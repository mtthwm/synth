==> flow/design.v <==
module triangle_wave_gen (
	input wire clk, reset,
	input wire [31:0] period,
	output reg [7:0] value
);
    reg [31:0] eighth_period;
    reg [2:0] step_index;
	reg [31:0] t;
	always @(posedge clk, posedge reset) begin
		if (reset) begin
			t <= 32'd0;
            step_index <= 4'd0;
		end else begin
			if (t >= eighth_period) begin
				t <= 32'd0;
                step_index <= step_index + 4'd1;
			end else begin
				t <= t + 32'd1;
			end
		end
	end
    always @(*) begin
        eighth_period = period >> 4;
        case (step_index)
            0: value = 8'd64;
            1: value = 8'd128;
            2: value = 8'd192;
            3: value = 8'd255;
            4: value = 8'd255;
            5: value = 8'd192;
            6: value = 8'd128;
            7: value = 8'd64;
            default: value = 8'd0;
        endcase
    end
endmodule
======== Reports on triangle_wave_gen ========
What the tools print for triangle_wave_gen, step after step.
Lines are those of the file above, counted from 1.
Cell names lack the library's common part.
The mark n/a stands for no value.
inputs
  design top .............................. triangle_wave_gen
  clock input ............................. clk
  cell library ............................ sky130hd
  timing corner ........................... tt_025C_1v80

======== Word-level counts ========
Source: Yosys, flattened and elaborated, memories not mapped. Widths are those after wreduce; folded enables and synchronous resets count as part of the registers. Registers that Yosys merges into a memory's read port (data or address) are not register bits. Print and check cells do not count. Equal cells are merged and count once.
Yosys's memory passes give these memory sizes; they may raise the number of words (mostly to a power of two), join words into wider ones and drop unused or constant bits.
storage and ports
  memory cells ............................ 1
  elaborated cells ........................ 7
  RAM bits ................................ 0
  input port bits ......................... 34
  bits in read-only memories .............. 64
  output and inout bits ................... 8
  clocked read ports x word width ......... 0
  bits in latches ......................... 0
  bits in registers ....................... 35
cells by class
  shift operators ......................... 0
  divide/modulo/power cells ............... 0
  add/sub/neg operators ................... 2
  muxes and demuxes ....................... 1
  bitwise operators ....................... 0
  reduce/logical cells .................... 0
  multipliers ............................. 0
  eq/ne operators ......................... 0
  order comparisons ....................... 1
memory list
  name              words  bits a word  rd ports  wr ports  RTL line  RTL
  (name not given)  8      8            1         0         24        case (step_index)
operator list
  kind                                                              count
  32-bit by 1-bit adder with 32-bit output (second input constant)  1
  32-bit by 28-bit >= comparator with 1-bit output                  1
  32-bit two-way mux                                                1
  3-bit by 1-bit adder with 3-bit output (second input constant)    1

======== Logic depth ========
Yosys ltp: most cells in a row. Word level: on the elaborated netlist, between registers, memories and ports. Mapped: between sequential cells and ports; inverters and the memories' decode and read muxes count.
logic depth
  depth in word-level cells ............... 2
  ABC_AREA ................................ 1
  mapped depth ............................ 16
  gate-level depth less buffers ........... 15

======== Synthesis result ========
Source: synth_stat.txt of the flow (Yosys; design flattened, memories mapped). It holds for the ABC_AREA given above (unset counts as 0); a run with the other value may have another netlist.
cell types
  cell type  count  area in all (sq um)
  dfrtp_1    35     875.84
  ha_1       35     437.92
  nand2_1    79     296.534
  inv_1      60     225.216
  nor2_1     52     195.187
  xor2_1     13     113.859
  xnor2_1    8      70.067
  nor2_2     10     62.56
  a21oi_1    12     60.058
  nand3_1    11     55.053
  buf_4      7      52.55
  nor3_2     5      50.048
  nand4_1    7      43.792
  nand2_2    5      31.28
  nor3_1     6      30.029
  nand2_4    2      22.522
  mux2i_1    2      20.019
  nor3_4     1      16.266
Other cell types: 15; their cells: 18.
mapped netlist
  buffers ................................. 9
  mapped cells ............................ 368
  flip-flops .............................. 35
  area of sequential cells ................ 875.8 sq um
  chip area (Yosys) ....................... 2786.4 sq um

======== Worst setup path after synthesis ========
Path of least setup slack by OpenSTA after synthesis, without wires, with an ideal clock, recovery checks aside; 20% of the period is set as input and as output delay. Where synthesis merged equal registers, the netlist keeps one of their names.
timing after synthesis
  path kind ............................... input-to-reg
  from .................................... input port period[19]
  to ...................................... register t[9]
  clock period ............................ 2.68 ns
  setup slack ............................. 0.893 ns
  external input delay .................... 0.536 ns
  library setup time ...................... 0.121 ns
  data required time ...................... 2.559 ns
  path delay .............................. 1.251 ns
  path buffers ............................ 1
  stages on the path ...................... 12
  arrival time ............................ 1.666 ns
  launch time at the first pin ............ 0.536 ns
  period reached after synthesis .......... 1.787 ns
"path delay" = arrival - input delay + setup time.
"stages on the path" counts driving pins, that of a launching flip-flop among them; a cell with two outputs on the path counts twice.
"period reached after synthesis" = period - worst setup slack (recovery checks aside). The figure is calculated, with input and output delays left at 20% of the set period.
Between the ends stands the longest chain of elaborated cells between them, by number of cells; it is not shown to be the way that was timed. Of several equally long chains one is given.
A line is the first line of the expression or statement that the cell stems from. Yosys adds cells for indexed reads and writes and turns some case tables into memories.
A register here has more assigning lines than the two given.
between the ends, after synthesis
  cells stage by stage .................... inv_1 -> ha_1 -> nand2_1 -> nor2_1 -> nand2_1 -> o21ai_1 -> nor2_1 -> nand2_1 -> nand2_2 -> nand2_2 -> buf_4 -> nor2_1
  length of the longest elaborated chain .. 2
  elaborated cells on any way between the ends .. 2
  source lines of those cells ............. 1
  those cells by class .................... compare: 1; mux: 1
RTL lines, path after synthesis
  element                                           RTL line  RTL
  start: declaration                                3         input wire [31:0] period,
  32-bit by 28-bit >= comparator with 1-bit output  14        if (t >= eighth_period) begin
  32-bit two-way mux                                14
  end: assignment                                   15        t <= 32'd0;
  end: assignment                                   18        t <= t + 32'd1;
  end: declaration                                  8         reg [31:0] t;

======== Path in the finished layout ========
From the final timing report of record 1: the path of least setup slack in the routed layout; clock arrival at registers is part of the times.
timing after layout
  path kind ............................... input-to-reg
  from .................................... input port period[19]
  to ...................................... register t[26]
  data required time ...................... 4.24 ns
  path buffers ............................ 2
  clock period ............................ 4.07 ns
  stages on the path ...................... 13
  arrival time ............................ 2.94 ns
  external input delay .................... 0.81 ns
  launch time at the first pin ............ 0.81 ns
  setup slack ............................. 1.30 ns
  library setup time ...................... 0.11 ns
Between the ends stands the longest chain of elaborated cells between them, by number of cells; it is not shown to be the way that was timed. Of several equally long chains one is given.
A register here has more assigning lines than the two given.
between the ends, after layout
  cells stage by stage .................... clkdlybuf4s50_1 -> inv_1 -> ha_1 -> nand2_1 -> nor2_1 -> nand2_1 -> o21ai_1 -> nor2_1 -> nand2_1 -> nand2_2 -> nand2_2 -> buf_12 -> nor2_1
  length of the longest elaborated chain .. 2
  elaborated cells on any way between the ends .. 2
  source lines of those cells ............. 1
  those cells by class .................... compare: 1; mux: 1
RTL lines, path after layout
  element                                           RTL line  RTL
  start: declaration                                3         input wire [31:0] period,
  32-bit by 28-bit >= comparator with 1-bit output  14        if (t >= eighth_period) begin
  32-bit two-way mux                                14
  end: assignment                                   15        t <= 32'd0;
  end: assignment                                   18        t <= t + 32'd1;
  end: declaration                                  8         reg [31:0] t;

Stored flow runs of triangle_wave_gen (2 of them; Yosys, OpenROAD, sky130hd). They differ in their settings and are not a sequence. Constraints: input delay and output delay 20% of the set period each, output load 0.01 pF.
"worst setup path time (ns)" = time allowed to the worst setup path (clock period - input delay - output delay, where it has them) - its slack; a late launch clock adds to it, a late capture clock takes from it.
"finish__power__total" rests on the timing tool's default activity at the inputs, not on a simulated workload.

Flow files of record 1
==> flow/run.sh <==
#!/bin/bash
# the make line also repeats the synthesis and layout settings of config.mk as NAME=value (left out here)
make -C /OpenROAD-flow-scripts/flow DESIGN_CONFIG=/design/flow/config.mk WORK_HOME=/design/flow/orfs CLKGATE_MAP_FILE= finish
==> flow/config.mk <==
export PLATFORM = sky130hd
export DESIGN_NAME = triangle_wave_gen
export DESIGN_NICKNAME = triangle_wave_gen
export VERILOG_FILES = /design/flow/design.v
export SDC_FILE = /design/flow/constraint.sdc
export NUM_CORES = 4
export LEC_CHECK = 0
export ABC_AREA = 1
export CAP_MARGIN = 20
export CELL_PAD_IN_SITES_GLOBAL_PLACEMENT = 3
export CORE_MARGIN = 10
export CORE_UTILIZATION = 19
export CTS_CLUSTER_DIAMETER = 276
export CTS_CLUSTER_SIZE = 23
export GPL_TIMING_DRIVEN = 1
export MAX_ROUTING_LAYER = met5
export PLACE_DENSITY_LB_ADDON = 0.05
export SETUP_SLACK_MARGIN = 0.05
export SLEW_MARGIN = 20
export TNS_END_PERCENT = 30
==> flow/constraint.sdc <==
create_clock -name core_clock -period 4.07 [get_ports {clk}]
set_input_delay 0.8140 -clock core_clock [delete_from_list [all_inputs] [get_ports {clk}]]
set_output_delay 0.8140 -clock core_clock [all_outputs]
set_load 0.01 [all_outputs]

report of record 1
yosys chip area after synthesis (um^2): 2786.4
finish__design__die__area: 19909.2
finish__design__instance__area__stdcell: 3510.9
finish__timing__setup__ws: 1.300
finish__timing__setup__tns: 0.000
finish__timing__hold__ws: 0.481
finish__power__total: 1.046e-03
worst setup path time (ns): 1.96
worst setup path kind: input-to-reg

Flow files of record 2
==> flow/run.sh <==
#!/bin/bash
# the make line also repeats the synthesis and layout settings of config.mk as NAME=value (left out here)
make -C /OpenROAD-flow-scripts/flow DESIGN_CONFIG=/design/flow/config.mk WORK_HOME=/design/flow/orfs CLKGATE_MAP_FILE= finish
==> flow/config.mk <==
export PLATFORM = sky130hd
export DESIGN_NAME = triangle_wave_gen
export DESIGN_NICKNAME = triangle_wave_gen
export VERILOG_FILES = /design/flow/design.v
export SDC_FILE = /design/flow/constraint.sdc
export NUM_CORES = 4
export LEC_CHECK = 0
export CAP_MARGIN = 20
export CORE_MARGIN = 2
export CORE_UTILIZATION = 45
export SLEW_MARGIN = 20
==> flow/constraint.sdc <==
create_clock -name core_clock -period 2.62 [get_ports {clk}]
set_input_delay 0.5240 -clock core_clock [delete_from_list [all_inputs] [get_ports {clk}]]
set_output_delay 0.5240 -clock core_clock [all_outputs]
set_load 0.01 [all_outputs]

report of record 2
yosys chip area after synthesis (um^2): 2457.4
finish__design__die__area: 6067.6
finish__design__instance__area__stdcell: 3173.0
finish__timing__setup__ws: 0.034
finish__timing__setup__tns: 0.000
finish__timing__hold__ws: 0.550
finish__power__total: 1.505e-03
worst setup path time (ns): 2.06
worst setup path kind: input-to-reg
